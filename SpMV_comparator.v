==> flow/design.v <==
module SpMV_comparator(
	input				i_clk,
	input				i_rstn,
	input [7:0]			count,
	input [135:0]		row_ptr,  
	output reg [3:0]	reg_addr
);
	integer i;	
always @(posedge i_clk, negedge i_rstn) begin
	if(!i_rstn) reg_addr <= 4'b0;
	else begin
		for(i=0; i<16; i=i+1) begin
			if((row_ptr[i*8 +: 8] < count) && (count <= row_ptr[(i+1)*8 +: 8])) begin
				reg_addr <= i;
			end
		end
	end
end
endmodule
# ---- Reports on SpMV_comparator
# Tool output for the design above, in the order of the flow.
# Lines are those of the file above, counted from 1.
# Operators carry their Yosys type and port widths (W data, S select, Z words).
# Library cell names are shortened.
# Not given: n/a
dict set report inputs {
  top_module {SpMV_comparator}
  clk_port {i_clk}
  lib {sky130hd}
  lib_corner {tt_025C_1v80}
}

# ---- Elaborated design
# Source: Yosys, flattened and elaborated, memories not mapped. Widths are those after wreduce. Registers that Yosys merges into a memory's read port (data or address) are not register bits. Print and check cells do not count. Equal cells are merged and count once.
dict set report bits {
  reg_bits 4
  wordCells 66
}
dict set report classes {
  cmp 32
  mux 16
  reduce_logical 17
}
# op count
set op_table {}
lappend op_table {{$le A8 B8 Y1} 16}
lappend op_table {{$lt A8 B8 Y1} 16}
lappend op_table {{$mux W4} 16}
lappend op_table {{$logic_and A1 B1 Y1} 16}
lappend op_table {{$reduce_bool A16 Y1} 1}

# ---- Logic depth
# Yosys ltp: most cells in a row. Word level: on the elaborated netlist, between registers, memories and ports. Mapped: between sequential cells and ports; inverters and the memories' decode and read muxes count.
dict set report depth {
  word_depth 18
  abc_area 0
  ltp_mapped 10
  mapped_depth_nobuf 10
}

# ---- Synthesis result
# Source: synth_stat.txt of the flow (Yosys; design flattened, memories mapped). It holds for the ABC_AREA given above (unset counts as 0); a run with the other value may have another netlist.
# The area totals of this step are shown rounded.
# cell count area_total_um2
set by_type {}
lappend by_type {ha_1 135 1689.12}
lappend by_type {a21oi_1 61 305.293}
lappend by_type {inv_1 36 135.13}
lappend by_type {o21ai_0 25 125.12}
lappend by_type {nand4_1 19 118.864}
lappend by_type {dfrtp_1 4 100.096}
lappend by_type {nand2_1 25 93.84}
lappend by_type {nor2_1 24 90.086}
lappend by_type {o211ai_1 11 82.579}
lappend by_type {nor2b_1 13 81.328}
lappend by_type {a21o_1 10 75.072}
lappend by_type {a211oi_1 9 67.565}
lappend by_type {o21bai_1 6 45.043}
lappend by_type {o21a_1 5 37.536}
lappend by_type {a211o_1 4 35.034}
lappend by_type {nand2b_1 5 31.28}
lappend by_type {nor3b_1 4 30.029}
lappend by_type {a21o_2 3 26.275}
# Not listed: further types 31, cells in them 50.
dict set report mapped {
  cells 449
  area_um2 3600
  sequential_area_um2 100
  flip_flops 4
}

# ---- Path before layout
# Source: OpenSTA report_checks on the synthesized netlist (no wires, ideal clock, input and output delay 20% of the period each), path of least setup slack; recovery checks are left aside. Register names are those of the netlist, which keeps one name where synthesis merged equal registers.
dict set report synth_path {
  path_kind {input to register}
  from {input port count[2]}
  to {register reg_addr[1]}
  tclk_ps 5590
  input_delay_ps 1118
  arrival_ps 3626
  required_time_ps 5465
  path_slack_ps 1839
  delay_ps 2633
  stages 10
  n_path_buf 0
  synth_period_reached_ps 3751
}
# "delay_ps" = arrival - input delay + setup time.
# "stages" counts driving pins, that of a launching flip-flop among them; a cell with two outputs on the path counts twice.
# "synth_period_reached_ps" = period - worst setup slack (recovery checks aside). The figure is calculated, with input and output delays left at 20% of the set period.
# Between the ends stands the longest chain of elaborated cells between them, by number of cells; it is not shown to be the way that was timed. Of several equally long chains one is given.
# A line is the first line of the expression or statement that the cell stems from. Yosys adds cells for indexed reads and writes and turns some case tables into memories.
dict set report synth_between {
  path_cell_list {inv_1 ha_1 a21o_1 a2111oi_1 o21a_2 a211oi_1 a221oi_2 nand4b_1 or3_4 mux2_4}
  elab_chain_len 18
  cells_between 65
  classes_between {32 x compare; 16 x mux; 17 x reduce/logical}
}
# item line
set synth_rtl {}
lappend synth_rtl {{start, declared} 4} ;# input [7:0] count,
lappend synth_rtl {{$lt A8 B8 Y1} 13} ;# if((row_ptr[i*8 +: 8] < count) && (count <= row_ptr[(i+1)*8 +: 8])) begin
lappend synth_rtl {{$logic_and A1 B1 Y1} 13}
lappend synth_rtl {{$mux W4 x16} 13}
lappend synth_rtl {{end, assigned} 10} ;# if(!i_rstn) reg_addr <= 4'b0;
lappend synth_rtl {{end, assigned} 14} ;# reg_addr <= i;
lappend synth_rtl {{end, declared} 6} ;# output reg [3:0] reg_addr

# ---- Timing after layout
# From the final timing report of flow run 1: the path of least setup slack in the routed layout; clock arrival at registers is part of the times.
# The report prints the path's times to 10 ps; the period is as set.
dict set report layout_path {
  path_kind {input to register}
  from {input port row_ptr[16]}
  to {register reg_addr[1]}
  tclk_ps 2170
  input_delay_ps 430
  arrival_ps 2930
  required_time_ps 2280
  path_slack_ps -660
  stages 11
  n_path_buf 1
}
# Between the ends stands the longest chain of elaborated cells between them, by number of cells; it is not shown to be the way that was timed. Of several equally long chains one is given.
dict set report layout_between {
  path_cell_list {clkdlybuf4s50_1 inv_1 ha_1 nand2b_1 a21o_1 a211oi_2 nor3_1 o21ai_1 o311ai_2 or3_4 mux2_4}
  elab_chain_len 17
  cells_between 20
  classes_between {2 x compare; 15 x mux; 3 x reduce/logical}
}
# item line
set layout_rtl {}
lappend layout_rtl {{start, declared} 5} ;# input [135:0] row_ptr,
lappend layout_rtl {{$le A8 B8 Y1} 13} ;# if((row_ptr[i*8 +: 8] < count) && (count <= row_ptr[(i+1)*8 +: 8])) begin
lappend layout_rtl {{$logic_and A1 B1 Y1} 13}
lappend layout_rtl {{$mux W4 x15} 13}
lappend layout_rtl {{end, assigned} 10} ;# if(!i_rstn) reg_addr <= 4'b0;
lappend layout_rtl {{end, assigned} 14} ;# reg_addr <= i;
lappend layout_rtl {{end, declared} 6} ;# output reg [3:0] reg_addr

==> results <==
Settings and measured results of 2 stored flow runs for module SpMV_comparator (sky130hd), not sorted in any way. The constraints put input and output delay at 20% of the set period each and load the outputs with 0.01 pF.
"clock_period_reached_ps" is the run's clock period less its worst setup slack. It is reckoned from that one timing run; input and output delays stay at 20% of the period that was set.
"worst_path_allowed_less_slack_ps" = time allowed to the worst setup path (clock period - input delay - output delay, where it has them) - its slack; a late launch clock adds to it, a late capture clock takes from it.
"design_power_uw": no workload was simulated; the value follows from the tool's default switching activity.
"worst_path_allowed_less_slack_ps" is known to 10 ps.
Results are given in rounded form.

# flow run 1
==> flow/run.sh <==
#!/bin/bash
# the make line also repeats the synthesis and layout settings of config.mk as NAME=value (left out here)
make -C /OpenROAD-flow-scripts/flow DESIGN_CONFIG=/design/flow/config.mk WORK_HOME=/design/flow/orfs CLKGATE_MAP_FILE= finish
==> flow/config.mk <==
export PLATFORM = sky130hd
export DESIGN_NAME = SpMV_comparator
export DESIGN_NICKNAME = SpMV_comparator
export VERILOG_FILES = /design/flow/design.v
export SDC_FILE = /design/flow/constraint.sdc
export NUM_CORES = 4
export LEC_CHECK = 0
export ABC_AREA = 0
export CAP_MARGIN = 0
export CELL_PAD_IN_SITES_GLOBAL_PLACEMENT = 1
export CORE_ASPECT_RATIO = 1.17
export CORE_MARGIN = 2
export CORE_UTILIZATION = 20
export CTS_CLUSTER_SIZE = 23
export GPL_ROUTABILITY_DRIVEN = 1
export PLACE_DENSITY_LB_ADDON = 0.01
export SLEW_MARGIN = 5
==> flow/constraint.sdc <==
create_clock -name core_clock -period 2.17 [get_ports {i_clk}]
set_input_delay 0.4340 -clock core_clock [delete_from_list [all_inputs] [get_ports {i_clk}]]
set_output_delay 0.4340 -clock core_clock [all_outputs]
set_load 0.01 [all_outputs]

==> flow run 1: results <==
design_power_uw=2100
setup_tns_ps=-2300
yosys.chip_area_um2=3600
finish.stdcell_area_um2=7300
worst_setup_slack_ps=-660
clock_period_reached_ps=2826
total_die_area_um2=19000
finalUtil_frac=0.42
worst_path_allowed_less_slack_ps=2390
worstPathKind="input to register"

# flow run 2
==> flow/run.sh <==
#!/bin/bash
# the make line also repeats the synthesis and layout settings of config.mk as NAME=value (left out here)
make -C /OpenROAD-flow-scripts/flow DESIGN_CONFIG=/design/flow/config.mk WORK_HOME=/design/flow/orfs CLKGATE_MAP_FILE= finish
==> flow/config.mk <==
export PLATFORM = sky130hd
export DESIGN_NAME = SpMV_comparator
export DESIGN_NICKNAME = SpMV_comparator
export VERILOG_FILES = /design/flow/design.v
export SDC_FILE = /design/flow/constraint.sdc
export NUM_CORES = 4
export LEC_CHECK = 0
export CAP_MARGIN = 20
export CELL_PAD_IN_SITES_GLOBAL_PLACEMENT = 2
export CORE_MARGIN = 2
export CORE_UTILIZATION = 35
export CTS_CLUSTER_DIAMETER = 321
export GPL_ROUTABILITY_DRIVEN = 0
export HOLD_SLACK_MARGIN = 0.27
export MIN_ROUTING_LAYER = met1
export PLACE_DENSITY_LB_ADDON = 0.25
export SETUP_SLACK_MARGIN = -0.11
export SLEW_MARGIN = 20
==> flow/constraint.sdc <==
create_clock -name core_clock -period 4.05 [get_ports {i_clk}]
set_input_delay 0.8100 -clock core_clock [delete_from_list [all_inputs] [get_ports {i_clk}]]
set_output_delay 0.8100 -clock core_clock [all_outputs]
set_load 0.01 [all_outputs]

==> flow run 2: results <==
worst_setup_slack_ps=120
design_power_uw=770
setup_tns_ps=0
clock_period_reached_ps=3930
total_die_area_um2=11000
worst_path_allowed_less_slack_ps=3120
worstPathKind="input to register"
finish.stdcell_area_um2=5400
finalUtil_frac=0.55
yosys.chip_area_um2=3600
